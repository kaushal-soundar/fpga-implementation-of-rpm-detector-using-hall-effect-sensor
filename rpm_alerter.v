==> flow/design.v <==
`timescale 1ns / 1ps
module sevenseg_driver(
    input  [3:0] in,         
    output reg [6:0] seg,    
    output reg [3:0] an      
);
    always @(*) begin
        case (in)
            4'b0000: seg = 7'b0000001;  
            4'b0001: seg = 7'b1001111;  
            4'b0010: seg = 7'b0010010;  
            4'b0011: seg = 7'b0000110;  
            4'b0100: seg = 7'b1001100;  
            4'b0101: seg = 7'b0100100;  
            4'b0110: seg = 7'b0100000;  
            4'b0111: seg = 7'b0001111;  
            4'b1000: seg = 7'b0000000;  
            4'b1001: seg = 7'b0000100;  
            4'b1010: seg = 7'b0001000;  
            4'b1011: seg = 7'b1100000;  
            4'b1100: seg = 7'b0110001;  
            4'b1101: seg = 7'b1000010;  
            4'b1110: seg = 7'b0110000;  
            4'b1111: seg = 7'b0111000;  
            default: seg = 7'b1111111;  
        endcase
        an = 4'b1110;
    end
endmodule
module clock_div #(
    parameter SYS_CLK_FREQ = 100_000_000,    
    parameter TICK_FREQ    = 1               
)(
    input  wire clk,      
    input  wire rst,      
    output reg  tick      
);
    localparam integer DIV_COUNT = SYS_CLK_FREQ / TICK_FREQ;
    localparam integer CW = $clog2(DIV_COUNT);
    reg [CW-1:0] count;
    always @(posedge clk or posedge rst) begin
        if (rst) begin
            count <= 0;
            tick  <= 0;
        end else begin
            if (count == DIV_COUNT-1) begin
                count <= 0;
                tick  <= 1'b1;    
            end else begin
                count <= count + 1;
                tick  <= 1'b0;    
            end
        end
    end
endmodule
module fsm_timer (
    input  wire clk,
    input  wire rst,
    input  wire tick,
    output reg  count_en,
    output reg  done
);
    parameter IDLE  = 2'b00;
    parameter COUNT = 2'b01;
    parameter DONE  = 2'b10;
    reg [1:0] current_state, next_state;
    always @(posedge clk or posedge rst) begin
        if (rst)
            current_state <= IDLE;
        else
            current_state <= next_state;
    end
    always @(*) begin
        case (current_state)
            IDLE:
                if (tick)
                    next_state = COUNT;
                else
                    next_state = IDLE;
            COUNT:
                if (tick)
                    next_state = DONE;
                else
                    next_state = COUNT;
            DONE:
                next_state = IDLE;
            default:
                next_state = IDLE;
        endcase
    end
    always @(posedge clk or posedge rst) begin
        if (rst) begin
            count_en <= 0;
            done     <= 0;
        end else begin
            case (next_state)
                IDLE: begin
                    count_en <= 0;
                    done     <= 0;
                end
                COUNT: begin
                    count_en <= 1;
                    done     <= 0;
                end
                DONE: begin
                    count_en <= 0;
                    done     <= 1;
                end
                default: begin
                    count_en <= 0;
                    done     <= 0;
                end
            endcase
        end
    end
endmodule
module pulse_counter #(
    parameter WIDTH = 4     
)(
    input  wire             clk,
    input  wire             rst,
    input  wire             pulse_in,
    input  wire             count_en,
    input  wire             done,
    output reg  [WIDTH-1:0] count_out
);
    reg sync0, sync1;
    always @(posedge clk or posedge rst) begin
        if (rst) begin
            sync0 <= 0;
            sync1 <= 0;
        end else begin
            sync0 <= pulse_in;
            sync1 <= sync0;
        end
    end
    reg sync1_d;
    always @(posedge clk or posedge rst) begin
        if (rst)
            sync1_d <= 0;
        else
            sync1_d <= sync1;
    end
    wire rising_edge = sync1 & ~sync1_d;
    always @(posedge clk or posedge rst) begin
        if (rst)
            count_out <= 0;
        else if (done)
            count_out <= 0;
        else if (count_en && rising_edge)
            count_out <= count_out + 1;
    end
endmodule
`timescale 1ns / 1ps
module top_basys3_tacho (
    input  wire clk,          
    input  wire rst_n,        
    input  wire pulse_in,     
    output wire led,          
    output wire buzzer,       
    output wire [6:0] seg,    
    output wire [3:0] an ,     
    output wire pulse_led
);
    wire rst = rst_n;
    wire tick;
    wire count_en, done;
    wire [3:0] count_out;
    localparam integer THRESHOLD = 3;
    clock_div #(
        .SYS_CLK_FREQ(100_000_000),
        .TICK_FREQ(1)
    ) u_clkdiv (
        .clk(clk),
        .rst(rst),
        .tick(tick)
    );
    fsm_timer u_fsm (
        .clk(clk),
        .rst(rst),
        .tick(tick),
        .count_en(count_en),
        .done(done)
    );
    pulse_counter #(.WIDTH(4)) u_ctr (
        .clk(clk),
        .rst(rst),
        .pulse_in(pulse_in),
        .count_en(count_en),
        .done(done),
        .count_out(count_out)
    );
    reg rpm_flag_reg;
    always @(posedge clk or posedge rst) begin
        if (rst)
            rpm_flag_reg <= 1'b0;
        else if (done)
            rpm_flag_reg <= (count_out > THRESHOLD);
    end
    assign buzzer = rpm_flag_reg;
    assign led = count_en;   
    assign pulse_led = pulse_in;
    sevenseg_driver u_ssd (
        .in(count_out),
        .seg(seg),
        .an(an)
    );
endmodule
---- Step by step through the tools: top_basys3_tacho ----
What the tools print for top_basys3_tacho, step after step.
Line numbers count from 1 in the design file above.
Cell names lack the library's common part.
Not given: -
design
  design top .............................. top_basys3_tacho
  clock ................................... clk
  cell library ............................ sky130hd
  corner .................................. tt_025C_1v80

---- After elaboration ----
Yosys after proc, flatten, opt, wreduce and memory -nomap, before mapping. Memory bits, and registers merged into a memory's read port (data or address), are not among the register bits. Print and check cells are not counted. Equal cells are merged and count once.
Memory sizes are those after Yosys's memory passes, which may raise the word count (mostly to a power of two), join words into wider ones and drop unused or constant bits.
operators by class
  $add $sub $neg .......................... 2
  $mul .................................... 0
  div/mod/pow operators ................... 0
  magnitude comparators ................... 1
  eq/ne operators ......................... 4
  shifts and indexed selects .............. 0
  mux-type cells .......................... 9
  bitwise logic cells ..................... 2
  reductions and logical operators ........ 3
operator list
  operator                                             number
  adder 27 x 1 -> 27 bit (second input constant)       1
  == test 27 bit (second input constant)               1
  two-way mux 27 bit                                   1
  two-way mux 4 bit                                    2
  == test 2 x 1 -> 1 bit (second input constant)       2
  adder 4 x 1 -> 4 bit (second input constant)         1
  > comparator 4 x 2 -> 1 bit (second input constant)  1
  parallel mux 2 bit (select 2 bit)                    1
  two-way mux 1 bit                                    4
  == test 2 bit (second input constant)                1
  zero test 2 bit                                      1
  nonzero test 2 bit                                   1
  two-way mux 2 bit                                    1
  AND 1 bit                                            1
  logical AND 1 bit                                    1
  inverter 1 bit                                       1
word-level totals
  register bits ........................... 40
  bits in latches ......................... 0
  memory bits (writable) .................. 0
  memory bits (read-only) ................. 112
  clocked read ports x word width ......... 0
  memories kept ........................... 1
  input port bits ......................... 3
  output and inout bits ................... 14
  elaborated cells ........................ 32
memories
  name             words  width  rd ports  write ports  RTL line  text
  (no name shown)  16     7      1         0            8         case (in)

---- Longest topological paths ----
Longest topological path by Yosys (ltp), each cell counted once; first at word level (registers and memories cut), then after technology mapping (sequential cells cut; the memories' decode and read muxes count).
logic depth
  depth in word-level cells ............... 5
  ABC_AREA ................................ 0
  mapped depth ............................ 6
  depth with buffers taken out ............ 6

---- Mapped cells and area ----
Source: synth_stat.txt of the flow (Yosys; design flattened, memories mapped). It holds for the ABC_AREA given above (unset counts as 0); a run with the other value may have another netlist.
The area totals of this step are shown rounded.
cell types
  type     number  total area (µm²)
  dfrtp_1  40      1000.96
  nand2_1  24      90.086
  ha_1     7       87.584
  xor2_1   10      87.584
  o21ai_0  15      75.072
  nor2_1   18      67.565
  a21oi_1  13      65.062
  xnor2_1  7       61.309
  buf_4    6       45.043
  nand3_1  8       40.038
  or3_1    6       37.536
  or4_1    5       37.536
  and4_1   4       35.034
  o31ai_1  4       30.029
  dfstp_2  1       26.275
  inv_1    7       26.275
  nand4_2  2       25.024
  mux2_2   2       22.522
Other cell types: 22; their cells: 34.
synthesis totals
  mapped cells ............................ 213
  mapped area ............................. 0.002091 mm²
  area of sequential cells ................ 0.001027 mm²
  flip-flops .............................. 41
  buffers ................................. 13
By module: a second synthesis without flattening, with its own total; a netlist apart from the flattened one above.
unflattened totals
  cells (unflattened synthesis) ........... 219
  area total of the unflattened synthesis .. 0.002228 mm²
Rows give one instance, submodules left out.
modules
  module                    instances  cells  area (mm²)  seq. area (mm²)
  clock_div                 1          140    0.001411    0.0007007
  sevenseg_driver           1          38     0.0003115   0
  pulse_counter #(WIDTH=4)  1          21     0.0002803   0.0001752
  fsm_timer                 1          14     0.0001764   0.0001264
  top_basys3_tacho          1          6      0.0000488   0.000025

---- Timing after synthesis ----
OpenSTA on the mapped netlist: ideal clock, no wires. The path of least setup slack (recovery checks aside). Input and output delay are each 20% of the period. Register names are those of the netlist, which keeps one name where synthesis merged equal registers.
timing path after synthesis
  path kind ............................... reg2reg
  start point ............................. register u_clkdiv.count[0]
  end point ............................... register u_clkdiv.count[22]
  clock period ............................ 1.78 ns
  library setup time ...................... 0.130 ns
  time at the first pin ................... 0.000 ns
  data arrival time ....................... 1.660 ns
  required time ........................... 1.650 ns
  path slack .............................. -0.009 ns
  delay of the path ....................... 1.790 ns
  stages .................................. 7
  path buffers ............................ 1
  synthesis period reached ................ 1.789 ns
"delay of the path" = arrival - input delay + setup time.
"stages": output pins that drive a net of the path, with the launching flip-flop's if there is one; two outputs of one cell count as two.
"synthesis period reached" is the clock period less the worst setup slack; recovery checks do not enter. This is arithmetic on one report: input and output delays are still those of the set period (20% each).
Between the ends stands the longest chain of elaborated cells between them, by number of cells; it is not shown to be the way that was timed. Of several equally long chains one is given.
A line is the first line of the expression or statement that the cell stems from. Yosys adds cells for indexed reads and writes and turns some case tables into memories.
At most two assigning lines are given for a register; there are more.
on the way, after synthesis
  cell sequence ........................... dfrtp_1 -> ha_1 -> nand2_1 -> or3_4 -> nor4_4 -> buf_4 -> a21oi_1
  length of the longest elaborated chain .. 2
  elaborated cells between the ends (all ways) .. 3
  source lines of those cells ............. 2
  classes of those cells .................. add/sub: 1; eq/ne: 1; mux: 1
RTL lines, path after synthesis
  item                    RTL line  text
  from (decl)             40        reg [CW-1:0] count;
  from (assign)           43        count <= 0;
  from (assign)           50        count <= count + 1;
  adder 27 x 1 -> 27 bit  50
  two-way mux 27 bit      46        if (count == DIV_COUNT-1) begin
  to (assign)             47        count <= 0;
  to (assign)             50
  to (decl)               40

---- Path in the finished layout ----
From the final timing report of run 1: the path of least setup slack in the routed layout; clock arrival at registers is part of the times.
timing path after layout
  path kind ............................... reg2out
  start point ............................. register u_ctr.count_out[0]
  end point ............................... output port seg[6]
  clock period ............................ 1.85 ns
  external output delay ................... 0.37 ns
  time at the first pin ................... 0.29 ns
  data arrival time ....................... 1.52 ns
  required time ........................... 1.48 ns
  path slack .............................. -0.04 ns
  stages .................................. 7
  path buffers ............................ 2
Between the ends stands the longest chain of elaborated cells between them, by number of cells; it is not shown to be the way that was timed. Of several equally long chains one is given.
The chain passes a memory read, where the word-level depth is cut; so it can be longer than that depth.
At most two assigning lines are given for a register; there are more.
on the way, after layout
  cell sequence ........................... dfrtp_1 -> buf_6 -> ha_4 -> nor2b_4 -> a211oi_2 -> a21oi_1 -> buf_2
  length of the longest elaborated chain .. 1
  elaborated cells between the ends (all ways) .. 1
  source lines of those cells ............. 1
  classes of those cells .................. memory: 1
RTL lines, path after layout
  item                      RTL line  text
  from (decl)               125       output reg  [WIDTH-1:0] count_out
  from (assign)             147       count_out <= 0;
  from (assign)             151       count_out <= count_out + 1;
  memory read (16 x 7 bit)  8         case (in)
  to (decl)                 161       output wire [6:0] seg,

Subject: flow runs of top_basys3_tacho

Hi,

Module top_basys3_tacho, platform sky130hd: 2 stored runs of the flow (Yosys, OpenROAD) with differing settings, in no particular order. Input and output delays are each 20% of the period that was set; the output load is 0.01 pF.
By "clock period reached" is meant the clock period of the run minus its worst setup slack. This is arithmetic on one report: input and output delays are still those of the set period (20% each).
"worst setup path time" is the time allowed to the run's worst setup path (the clock period less input and output delay, where it has them) less its slack. Clock arrival times count: a late capture clock shortens it, a late launch clock lengthens it.
"overall power" is the tool's figure for a default switching activity; nothing was simulated.
Measured values are rounded.

---- run 1 ----
settings
  period_ns = 1.85
  CORE_UTILIZATION = 24
  SETUP_SLACK_MARGIN = -0.01
  PLACE_DENSITY_LB_ADDON = 0.26
  CORE_MARGIN = 7
  CELL_PAD_IN_SITES_GLOBAL_PLACEMENT = 2
  GPL_ROUTABILITY_DRIVEN = 1
  CTS_CLUSTER_SIZE = 24
  SLEW_MARGIN = 10
  MAX_ROUTING_LAYER = met5
  CAP_MARGIN = 20
results
  sum of negative setup slack ............. -0.077 ns
  standard-cell area after layout ......... 0.002836 mm²
  post-layout utilization ................. 0.34
  worst setup path time ................... 1.52 ns
  kind of the worst setup path ............ reg2out
  setup slack of the critical path ........ -0.041 ns
  Yosys chip area after synthesis ......... 0.002091 mm²
  lowest hold slack ....................... 0.360 ns
  die size ................................ 0.01152 mm²
  clock period reached .................... 1.891 ns
  overall power ........................... 1777 uW

---- run 2 ----
settings
  period_ns = 2.18
  CAP_MARGIN = 20
  CORE_MARGIN = 2
  CORE_UTILIZATION = 40
  SLEW_MARGIN = 20
results
  sum of negative setup slack ............. 0.000 ns
  standard-cell area after layout ......... 0.002401 mm²
  post-layout utilization ................. 0.473
  worst setup path time ................... 1.66 ns
  kind of the worst setup path ............ reg2out
  setup slack of the critical path ........ 0.084 ns
  Yosys chip area after synthesis ......... 0.002091 mm²
  lowest hold slack ....................... 0.350 ns
  die size ................................ 0.005821 mm²
  clock period reached .................... 2.096 ns
  overall power ........................... 1267 uW

Regards
